==> flow/design.v <==
module drive_machine_2 #(
    parameter DW = 32, 
        AW = 32, 
        BLOCKNO = 4, 
        FLAGSZ = 3,
        TAGSZ = 21,
        IDXSZ = 7,
        BLKOFFSZ = 2,
        BYTEOFFSZ = 2,
        FLAGTAGSZ = 24
    ) (
	input                           CLK , 
	input                           RST , 
    input   wire                    REQ_CPU ,
    input   wire                    nRW_CPU ,
    input   wire [DW - 1:0]         DATA_IN_CPU ,
    input   wire [DW - 1:0]         DATA_IN_MEM, 
    input   wire [AW - 1:0]         ADDR_CPU ,
    input   wire                    VALID_Q ,
    input   wire [FLAGTAGSZ - 1:0]  data_from_tagram_0 ,
    input   wire [FLAGTAGSZ - 1:0]  data_from_tagram_1 ,
    input   wire [DW * BLOCKNO - 1:0] data_from_dataram_0 ,
    input   wire [DW * BLOCKNO - 1:0] data_from_dataram_1 ,
    output  reg                     STALL_CPU , 
    output  reg [AW - 1:0]          ADDR_MEM ,  
    output  reg                     wen_tagram_0 ,
    output  reg                     wen_tagram_1 ,
    output  reg                     wen_dataram_0 ,
    output  reg                     wen_dataram_1 ,
    output  reg [FLAGTAGSZ - 1:0]   data_to_tagram_0 ,
    output  reg [FLAGTAGSZ - 1:0]   data_to_tagram_1 ,
    output  reg [DW * BLOCKNO - 1:0] data_to_dataram ,
    output  reg                     REQ_MEM ,
    output  reg                     nRW_MEM ,
    output  reg [DW - 1:0]          DATA_OUT_CPU ,
    output  reg [DW - 1:0]          DATA_OUT_MEM ,
    output  wire [IDXSZ - 1:0]      index  
);
    localparam
        STATE_READY                 = 4'd0 ,
        STATE_WRITE_REQ             = 4'd1 ,
        STATE_READ_REQ              = 4'd2 ,
        STATE_MEM_READ              = 4'd3 ,
        STATE_MEM_WRITE             = 4'd4 ,
        STATE_CACHE_WRITE           = 4'd5 ,
        STATE_PENDING_STREAM        = 4'd6 ;
    reg [AW - 1:0]              r_addr_cpu ;
    reg [DW - 1:0]              r_data_in_cpu ;
    reg	[DW - 1:0]              r_4byte_to_dataram ;
    reg [DW - 1:0]              r_4byte_to_mem ;
    reg [DW * BLOCKNO - 1:0]    r_cacheline_for_read ;
    reg [DW * BLOCKNO - 1:0]    r_cacheline_for_write ;
    wire                        w_cpu_read_req ,
                                w_cpu_write_req ;
    assign w_cpu_read_req       = REQ_CPU & nRW_CPU ;
    assign w_cpu_write_req      = REQ_CPU & ~nRW_CPU ;
    wire [TAGSZ - 1:0]          w_tag ;
    wire [IDXSZ - 1:0]          w_index;
    wire [BLKOFFSZ - 1:0]       w_blockofs;
    wire [BYTEOFFSZ - 1:0]      w_byteofs;
    assign w_tag            = (r_state == STATE_READY) ? 
                                ADDR_CPU[31:11] : r_addr_cpu[31:11] ;
    assign w_index          = (r_state == STATE_READY) ? 
                                ADDR_CPU[10:4] : r_addr_cpu[10:4] ;
    assign w_blockofs       = (r_state == STATE_READY) ? 
                                ADDR_CPU[3:2] : r_addr_cpu[3:2] ;
    assign w_byteofs        = (r_state == STATE_READY) ? 
                                ADDR_CPU[1:0] : r_addr_cpu[1:0] ;
    assign index            = w_index ;
    reg [4:0]                   r_state ;
    reg [4:0]                   r_acc_state ;
    reg [FLAGTAGSZ - 1:0]       r_data_from_tagram_0 ,
                                r_data_from_tagram_1 ;
    reg [DW * BLOCKNO - 1:0]    r_data_from_dataram_0 ,
                                r_data_from_dataram_1 ;
    wire                        w_valid;
    assign w_valid          = r_data_from_tagram_0[23] & r_data_from_tagram_0[23];
    wire                        w_lrubit_0 ,
                                w_lrubit_1 ;
    assign w_lrubit_0       = r_data_from_tagram_0[22] ;
    assign w_lrubit_1       = r_data_from_tagram_0[22] ;
    wire                        w_dirtybit_0 ,
                                w_dirtybit_1 ,
                                w_dirty ;
    assign w_dirtybit_0     = r_data_from_tagram_0[21] ;
    assign w_dirtybit_1     = r_data_from_tagram_0[21] ;
    assign w_dirty          = w_dirtybit_0 | w_dirtybit_1 ;
    wire                        w_hittag_0 ,
                                w_hittag_1 ,
                                w_hit ;
    assign w_hittag_0   = r_data_from_tagram_0[23] &
                                (w_tag == r_data_from_tagram_0[TAGSZ - 1:0]);
    assign w_hittag_1   = r_data_from_tagram_1[23] &
                                (w_tag == r_data_from_tagram_1[TAGSZ - 1:0]);
    assign w_hit        = w_hittag_0 | w_hittag_1;
    wire [DW - 1:0]    w_bytesel_from_dataram_0;
    wire [DW - 1:0]    w_bytesel_from_dataram_1;
    assign w_bytesel_from_dataram_0     =   (w_byteofs == 2'd0) ?   data_from_dataram_0[7:0]    : 
                                            (w_byteofs == 2'd1) ?   data_from_dataram_0[15:8]   : 
                                            (w_byteofs == 2'd2) ?   data_from_dataram_0[23:16]  : 
                                                                    data_from_dataram_0[31:24]  ;
    assign w_bytesel_from_dataram_1     =   (w_byteofs == 2'd0) ?   data_from_dataram_1[7:0]    : 
                                            (w_byteofs == 2'd1) ?   data_from_dataram_1[15:8]   : 
                                            (w_byteofs == 2'd2) ?   data_from_dataram_1[23:16]  : 
                                                                    data_from_dataram_1[31:24] ;
    reg                         r_is_writing_to_memory ;
    reg	                        r_request ;
    always @ (posedge CLK or posedge RST)
    begin
        if (RST == 1'b1)
        begin
            r_state	            <= STATE_READY ;
            r_addr_cpu          <= 'd0 ;
            r_4byte_to_dataram  <= 'd0;
            r_acc_state         <= 4'd0;
            r_cacheline_for_read    <= 'd0 ;
            r_is_writing_to_memory  <= 1'd0;
            {
                r_data_from_dataram_0, 
                r_data_from_dataram_1, 
                r_data_from_tagram_0,
                r_data_from_tagram_1
            }   <= 'd0 ;
            r_request	        <= 1'd1;  
            DATA_OUT_CPU        <= 'd0 ;
            STALL_CPU           <= 1'b0 ;
            {
                data_to_tagram_0, 
                data_to_tagram_1
            }   <= 'd0 ;
            {
                wen_tagram_0,
                wen_tagram_1,
                wen_dataram_0,
                wen_dataram_1
            }   <= { 1'd1, 1'd1, 1'd1, 1'd1 } ;
            data_to_tagram_0    <= 0 ;
            data_to_tagram_1    <= 0 ;
            data_to_dataram     <= 0 ;
            ADDR_MEM            <= 'd0 ;
            REQ_MEM             <= 1'b0 ;
            nRW_MEM             <= 1'd1 ;  
            DATA_OUT_MEM            <= 'd0;
            r_cacheline_for_write   <= 'd0;
        end
        else begin
            case (r_state)
                STATE_READY	:	
                begin
                    r_addr_cpu          <= ADDR_CPU ;
                    r_acc_state         <= 4'd0 ;
                    r_cacheline_for_read    <= 'd0 ;
                    r_is_writing_to_memory  <= 1'b0 ;
                    if (REQ_CPU && (nRW_CPU == 1'd0)) begin
                        r_state         <= STATE_WRITE_REQ ;
                        r_request       <= 1'd0 ;
                    end
                    else if (REQ_CPU && (nRW_CPU == 1'd1)) begin
                        r_state         <= STATE_READ_REQ ;
                        r_request       <= 1'd1 ;
                    end
                    else    
                        r_state         <= STATE_READY;
                    wen_dataram_0	    <= 1'd1 ;
                    wen_dataram_1       <= 1'd1 ;
                    wen_tagram_0	    <= 1'd1 ;
                    wen_tagram_1	    <= 1'd1 ; 
                    STALL_CPU           <= 1'b0 ;
                    REQ_MEM             <= 1'b0 ;
                    nRW_MEM             <= 1'd1 ;  
                    data_to_tagram_0    <= 'd0 ;
                    data_to_tagram_1    <= 'd0 ;
                    data_to_dataram     <= 'd0 ;
                    DATA_OUT_CPU        <= 'd0 ;
                    DATA_OUT_MEM        <= 'd0 ;
                    data_to_dataram	    <= 'd0 ;
                end
                STATE_READ_REQ :	
                begin
                    if (w_hit == 1'b0) begin
                        r_data_from_tagram_0        <= data_from_tagram_0 ;
                        r_data_from_tagram_1        <= data_from_tagram_1 ;
                        r_data_from_dataram_0       <= data_from_dataram_0 ;
                        r_data_from_dataram_0       <= data_from_dataram_0 ;
                        STALL_CPU                   <= 1'b1 ;
                        wen_tagram_0                <= 1'd1 ;
                        wen_tagram_1                <= 1'd1 ;
                        wen_dataram_0               <= 1'd1 ;
                        wen_dataram_1               <= 1'd1 ;
                        r_state                     <=  (w_valid == 1'b1) ? 
                                                        STATE_MEM_WRITE :
                                                        STATE_MEM_READ ;
                    end
                    else begin
                        r_state                     <= STATE_READY ;
                        wen_tagram_0                <= 1'd0 ; 
                        wen_tagram_1                <= 1'd0 ;
                        wen_dataram_0               <= 1'd0 ;
                        wen_dataram_1               <= 1'd0 ;                        
                        STALL_CPU                   <= 1'b0 ;
                        if (w_hittag_0) begin
                            data_to_tagram_0    <= (w_lrubit_0 == 1'b1) ?
                                                    r_data_from_tagram_0 :
                                                    { 
                                                        r_data_from_tagram_0[23],
                                                        1'b1,
                                                        r_data_from_tagram_0[21:0]
                                                    }; 
                            data_to_tagram_1    <= (w_lrubit_1 == 1'b1) ?
                                                    r_data_from_tagram_1 :
                                                    { 
                                                        r_data_from_tagram_1[23],
                                                        1'b1,
                                                        r_data_from_tagram_1[21:0]
                                                    }; 
                            DATA_OUT_CPU        <= w_bytesel_from_dataram_0 ;
                        end
                        else begin
                            data_to_tagram_0    <= (w_lrubit_0 == 1'b1) ?
                                                    { 
                                                        r_data_from_tagram_0[23],
                                                        1'b1,
                                                        r_data_from_tagram_0[21:0]
                                                    } :
                                                    r_data_from_tagram_0;
                            data_to_tagram_1    <= (w_lrubit_1 == 1'b1) ?
                                                    { 
                                                        r_data_from_tagram_1[23],
                                                        1'b1,
                                                        r_data_from_tagram_1[21:0]
                                                    } :
                                                    r_data_from_tagram_1;
                            DATA_OUT_CPU        <= w_bytesel_from_dataram_1 ;
                        end
                    end
                    end
                STATE_WRITE_REQ	:	
                begin
                    if (w_hit) begin
                        r_data_from_tagram_0        <= data_from_tagram_0;
                        r_data_from_tagram_1        <= data_from_tagram_1;
                        r_data_from_dataram_0       <= data_from_dataram_0;
                        r_data_from_dataram_0       <= data_from_dataram_0;
                        STALL_CPU                   <= 1'b1 ;
                        if (VALID_Q == 1'b1)
                            r_state                 <= (w_valid == 1'b1) ? 
                                                        STATE_MEM_WRITE :
                                                        STATE_MEM_READ ;
                        else
                            r_state                 <= r_state;
                    end
                    else begin
                        r_state                     <= STATE_READY ;
                        wen_tagram_0                <= 1'b1 ;
                        wen_tagram_1                <= 1'b1 ;
                        wen_dataram_0               <= (w_lrubit_0 == 1'b1) ? 1'd0 : 1'd1 ;
                        wen_dataram_1               <= (w_lrubit_0 == 1'b1) ? 1'd1 : 1'd0 ;
                        STALL_CPU                   <= 1'b1 ;
                        if (w_lrubit_0 == 1'b1)
                        begin
                            case (w_byteofs)
                                2'd0: data_to_dataram <= { 
                                                        data_from_dataram_0[DW * BLOCKNO - 1:DW - 1],     
                                                        r_4byte_to_dataram 
                                                    };
                                2'd1: data_to_dataram <= { 
                                                        data_from_dataram_0[DW * BLOCKNO - 1:DW * 2 - 1],    
                                                        r_4byte_to_dataram,  
                                                        data_from_dataram_0[DW - 1:0]
                                                    };
                                2'd2: data_to_dataram <= { 
                                                        data_from_dataram_0[DW * BLOCKNO - 1:DW * 3 - 1],    
                                                        r_4byte_to_dataram,  
                                                        data_from_dataram_0[DW * 2 - 1:0]
                                                    };
                                2'd3: data_to_dataram <= { 
                                                        r_4byte_to_dataram,
                                                        data_from_dataram_0[DW * 3 - 1:0]
                                                    };
                            endcase
                        end
                        else begin
                            case (w_byteofs)
                                2'd0: data_to_dataram <= { 
                                                        data_from_dataram_1[DW * BLOCKNO - 1:DW - 1],     
                                                        r_4byte_to_dataram 
                                                    };
                                2'd1: data_to_dataram <= { 
                                                        data_from_dataram_1[DW * BLOCKNO - 1:DW * 2 - 1],    
                                                        r_4byte_to_dataram,  
                                                        data_from_dataram_1[DW - 1:0]
                                                    };
                                2'd2: data_to_dataram <= { 
                                                        data_from_dataram_1[DW * BLOCKNO - 1:DW * 3 - 1],    
                                                        r_4byte_to_dataram,  
                                                        data_from_dataram_1[DW * 2 - 1:0]
                                                    };
                                2'd3: data_to_dataram <= { 
                                                        r_4byte_to_dataram,
                                                        data_from_dataram_1[DW * 3 - 1:0]
                                                    };
                            endcase       
                        end
                        data_to_tagram_0    <=  (w_lrubit_1 == 1'b1) ? 
                                                {
                                                    r_data_from_tagram_0[23],      
                                                    1'b1,                           
                                                    r_data_from_tagram_0[21:0]     
                                                } : {
                                                    1'b1,   
                                                    1'b1,   
                                                    1'b0,    
                                                    r_addr_cpu[31:11]
                                                } ;
                        data_to_tagram_1    <=  (w_lrubit_0 == 1'b1) ? 
                                                {
                                                    r_data_from_tagram_1[23],      
                                                    1'b1,                           
                                                    r_data_from_tagram_1[21:0]     
                                                } : {
                                                    1'b1,   
                                                    1'b1,    
                                                    1'b0,    
                                                    r_addr_cpu[31:11]
                                                } ; 
                    end
                end
                STATE_MEM_READ :	
                begin
                    ADDR_MEM                        <= { r_addr_cpu[AW - 1:2], 2'd0 } ;
                    r_is_writing_to_memory          <= 1'b0 ;
                    if (VALID_Q == 1'b0)
                    begin
                        REQ_MEM                     <= 1'b1 ;       
                        nRW_MEM                     <= 1'd1 ; 
                        r_state                     <= r_state;      
                    end
                    else begin
                        REQ_MEM                     <= 1'b0 ;
                        nRW_MEM                     <= 1'd1 ;  
                        r_state                     <= STATE_CACHE_WRITE ;
                    end
                end
                STATE_PENDING_STREAM :	
                begin
                    if (VALID_Q == 1'b1)
                    begin
                        r_state                     <= (r_is_writing_to_memory == 1'b1) ?
                                                        STATE_MEM_READ : 
                                                        STATE_CACHE_WRITE ;  
                        REQ_MEM                     <= 1'b0 ;
                        nRW_MEM                     <= 1'd1 ;  
                    end
                    else begin
                        if (r_request == 1'd0)
                        begin
                            DATA_OUT_MEM                <= r_cacheline_for_write[31:0];
                            r_cacheline_for_write       <= { 
                                                            32'd0 , 
                                                            r_cacheline_for_write[DW * BLOCKNO - 1:DW]
                                                        };
                        end
                        r_state                         <= r_state ;
                    end                                
                end
                STATE_MEM_WRITE :	
                begin                
                    if (w_lrubit_0 & w_dirtybit_0)
                    begin    
                        ADDR_MEM            <= { 
                                                r_data_from_tagram_0[20:0],
                                                r_addr_cpu[10:2],
                                                2'd0
                                            };
                        r_cacheline_for_write
                                            <= r_data_from_dataram_0 ;
                    end
                    else if (w_lrubit_1 & w_dirtybit_1) begin
                        ADDR_MEM            <= {
                                                r_data_from_tagram_1[20:0],
                                                r_addr_cpu[10:2],
                                                2'd0
                                            } ;
                        r_cacheline_for_write
                                            <= r_data_from_dataram_1 ;
                    end
                    r_state                 <= STATE_PENDING_STREAM ;
                    if (VALID_Q == 1'b0)
                    begin
                        REQ_MEM             <= 1'b1 ;        
                        nRW_MEM             <= 1'd0 ;
                        r_state             <= STATE_PENDING_STREAM; 
                    end
                    else
                    begin
                        REQ_MEM             <= 1'b0 ;        
                        nRW_MEM             <= 1'd0 ;
                        r_state             <= r_state;
                    end
                end
                STATE_CACHE_WRITE :	
                begin
                    r_is_writing_to_memory      <= 1'b0 ;
                    if (r_acc_state != 4'b1111)
                    begin
                        r_cacheline_for_read    <= { DATA_IN_MEM, r_cacheline_for_read[DW * BLOCKNO- 1:DW] };
                        r_acc_state             <= { r_acc_state[2:0], 1'b1 };
                    end
                    else begin
                        data_to_dataram         <= r_cacheline_for_read ;
                        r_state                 <= STATE_READY ;
                        wen_tagram_0            <= 1'b1 ;
                        wen_tagram_1            <= 1'b1 ;
                        data_to_tagram_0        <=  (w_lrubit_0 == 1'b1) ?
                                                    {  
                                                        r_data_from_tagram_0[23],      
                                                        1'b0,                            
                                                        r_data_from_tagram_0[21:0]     
                                                    } : {
                                                        1'b1,   
                                                        1'b1,   
                                                        1'b0,    
                                                        r_addr_cpu[31:11]
                                                    } ;
                        data_to_tagram_1        <=  (w_lrubit_0 == 1'b1) ? 
                                                    {
                                                        1'b1,   
                                                        1'b1,   
                                                        1'b0,    
                                                        r_addr_cpu[31:11]
                                                    } : {
                                                        r_data_from_tagram_1[23],      
                                                        1'b0,                            
                                                        r_data_from_tagram_1[21:0]     
                                                    } ;
                        { wen_dataram_0, wen_dataram_1 }    <=  (w_lrubit_0 == 1'b1) ? 
                                                                { 1'd1, 1'd0 } : { 1'd1, 1'd0 } ;
                        r_acc_state             <= 4'd0 ;
                    end
                end
                default :
                begin
                    r_state         <=  STATE_READY ;
                end
            endcase
        end
    end
endmodule
# == Tool chain data of drive_machine_2 ==
# The steps from the RTL of drive_machine_2 to its reports follow in flow order.
# Line numbers count from 1 in the design file above.
# Operators carry their Yosys type and port widths (W data, S select, Z words).
# Cell names lack the library's common part.
# A cell with n/a has no value.
# design
design,drive_machine_2
clock,CLK
cell_library,sky130hd
pvt_corner,tt_025C_1v80

# == Word-level counts ==
# Source: Yosys, flattened and elaborated, memories not mapped. Widths are those after wreduce. Registers that Yosys merges into a memory's read port (data or address) are not register bits. Print and check cells do not count.
# op_classes
eq_ne,25
n_mux,86
logic,5
reduce_and_logical,32
# ops
cell,count
$mux W128,9
$pmux W128 S4,2
$pmux W128 S2,3
$pmux W128 S3,1
$mux W24,14
$pmux W24 S4,2
$pmux W32 S2,3
$mux W32,4
$mux W23,5
$pmux W24 S2,2
$mux W8,7
$eq A21 B21 Y1,2
$pmux W5 S6,1
$mux W5,5
$ne A2 B2 Y1 const B,12
$mux W21,1
$eq A5 B3 Y1 const B,3
$reduce_bool A2 Y1,7
$mux W1,13
$reduce_and A2 Y1,6
$reduce_and A3 Y1,4
$pmux W1 S4,3
$eq A5 B2 Y1 const B,2
$pmux W5 S2,1
$reduce_bool A3 Y1,3
$pmux W1 S3,3
$reduce_and A4 Y1,2
$reduce_bool A4 Y1,2
# Not listed: further kinds 17, cells in them 26.
# bits
reg_bits,753
out_inout_bits,286
wordCells,169

# == Logic depth ==
# Yosys ltp: most cells in a row. Word level: on the elaborated netlist, between registers, memories and ports. Mapped: between sequential cells and ports; inverters and the memories' decode and read muxes count.
# logic_depth
ltp_word,9
abc_area,1
ltp_mapped,18
ltp_nobuf,15

# == Netlist ==
# Source: synth_stat.txt of the flow (Yosys; design flattened, memories mapped). It holds for the ABC_AREA given above (unset counts as 0); a run with the other value may have another netlist.
# types
cell,count,area_total_um2
dfrtp_1,722,1.81E+04
nand2_1,1301,4.88E+03
o21ai_0,413,2.07E+03
inv_1,538,2.02E+03
o22ai_1,275,1720.4
nand3_1,201,1.01E+03
o211ai_1,129,968.429
clkbuf_1,173,649.373
o21ai_1,125,625.6
a22oi_1,59,442.925
buf_4,51,382.867
nor2_1,97,364.099
buf_2,67,335.322
dfstp_2,6,157.651
a31oi_1,22,137.632
a21oi_1,23,115.11
buf_1,17,63.811
nand3_2,5,50.048
# Other cell types: 12; their cells: 28.
# synth_totals
cells,4252
yosys_area_um2,34239.1
ff_cells,728
n_buf,311

# == Timing after synthesis ==
# Path of least setup slack by OpenSTA after synthesis, without wires, with an ideal clock, recovery checks aside; 20% of the period is set as input and as output delay. Where synthesis merged equal registers, the netlist keeps one of their names.
# synth_timing
path_kind,flip-flop to flip-flop
startpoint,reg r_state
endpoint,reg data_to_tagram_0[0]
clock_period_ps,2900
launch_ps,0
arrival_time_ps,2125
t_required_ps,2783
slack_ps,658
path_delay_ps,2242
path_stages,18
path_buffers,4
period_less_setup_slack_ps,2242
# "path_delay_ps" is the arrival time less input delay plus setup time.
# "path_stages" counts driving pins, that of a launching flip-flop among them; a cell with two outputs on the path counts twice.
# "period_less_setup_slack_ps" is the clock period less the worst setup slack; recovery checks do not enter. This is arithmetic on one report: input and output delays are still those of the set period (20% each).
# An end named without its bit number is one bit of that signal or, where synthesis recoded a state register, one of its new flip-flops.
# At most two assigning lines are given for a register; there are more.
# synth_via
path_cell_list,dfstp_2 -> buf_4 -> buf_6 -> nand2_1 -> nand3_1 -> nand2_1 -> nor2_1 -> nand2_1 -> nor2_1 -> nand3_2 -> nand2_2 -> nand2_1 -> nand3_2 -> nor2_1 -> buf_4 -> buf_4 -> nand2_1 -> nand2_1
# synth_rtl
element,line_no,text
"start, declared",70,reg [4:0]                   r_state ;
"start, assigned",190,r_state                     <=  (w_valid == 1'b1) ?
"start, assigned",246,r_state                 <= (w_valid == 1'b1) ?
"end, assigned",202,data_to_tagram_0    <= (w_lrubit_0 == 1'b1) ?
"end, assigned",219,data_to_tagram_0    <= (w_lrubit_0 == 1'b1) ?
"end, declared",30,"output  reg [FLAGTAGSZ - 1:0]   data_to_tagram_0 ,"
# Chain of elaborated cells between the ends: none given.

# == Timing after layout ==
# From the final timing report of job 1: the path of least setup slack in the routed layout; clock arrival at registers is part of the times.
# The path's times are printed in steps of 10 ps; the period is the one set.
# layout_timing
path_kind,flip-flop to flip-flop
startpoint,reg r_state
endpoint,reg r_data_from_dataram_0[45]
clock_period_ps,7010
launch_ps,670
arrival_time_ps,5800
t_required_ps,7600
slack_ps,1810
path_stages,17
path_buffers,2
# An end named without its bit number is one bit of that signal or, where synthesis recoded a state register, one of its new flip-flops.
# At most two assigning lines are given for a register; there are more.
# layout_via
path_cell_list,dfstp_2 -> inv_2 -> nand2_1 -> nand2_1 -> nand2_1 -> nand2_1 -> nor2_1 -> nand2_1 -> nor2_1 -> nand3_2 -> nand2_2 -> nand2_2 -> nand3_4 -> buf_4 -> buf_4 -> nand2_1 -> o21ai_1
# layout_rtl
element,line_no,text
"start, declared",70,reg [4:0]                   r_state ;
"start, assigned",190,r_state                     <=  (w_valid == 1'b1) ?
"start, assigned",246,r_state                 <= (w_valid == 1'b1) ?
"end, assigned",183,r_data_from_dataram_0       <= data_from_dataram_0 ;
"end, assigned",184,r_data_from_dataram_0       <= data_from_dataram_0 ;
"end, declared",74,"reg [DW * BLOCKNO - 1:0]    r_data_from_dataram_0 ,"
# Chain of elaborated cells between the ends: none given.

# Flow measurements of drive_machine_2 on sky130hd: 2 stored runs with different settings, listed in no order. Input and output delays are each 20% of the period that was set; the output load is 0.01 pF.
# "timing.achieved_period_ps": clock period set for the run, less the worst setup slack. It is reckoned from that one timing run; input and output delays stay at 20% of the period that was set.
# "timing.worst_path_ps": the worst setup path's part of the clock period (all of it between registers, 20% less for each end at a port) less its slack. A launch clock that arrives late makes it longer, a capture clock that arrives late makes it shorter.
# "power.total_w" rests on the timing tool's default activity at the inputs, not on a simulated workload.
# "timing.worst_path_ps" is given in steps of 10 ps.
# Settings: . = not set for that run.
# A result given as . is not shown for that run.
run name,period_ns,CORE_UTILIZATION,PLACE_DENSITY_LB_ADDON,TNS_END_PERCENT,ABC_AREA,GPL_ROUTABILITY_DRIVEN,CTS_CLUSTER_SIZE,MIN_ROUTING_LAYER,MAX_ROUTING_LAYER,CAP_MARGIN,CORE_MARGIN,SLEW_MARGIN,SETUP_SLACK_MARGIN,CELL_PAD_IN_SITES_GLOBAL_PLACEMENT,synthesis_area_um2,die_footprint_um2,finish.stdcell_area_um2,utilization_pct,ws_setup_ps,setup_tns_ps,hold_worst_slack_ps,power.total_w,timing.achieved_period_ps,timing.worst_path_ps,timing.worst_path_kind
job 1,7.01,34,0.02,60,1,0,33,met2,met4,20,2,20,.,.,34239.1,103256.0,44386.3,44.4,1808,0,467,0.020964,5202,5200,flip-flop to flip-flop
job 2,4.47,67,0.13,65,.,.,40,.,.,20,3,25,1.12,2,.,.,.,.,.,.,.,.,.,.,.
# Job 2: not finished: placement ended with error FLW-0024
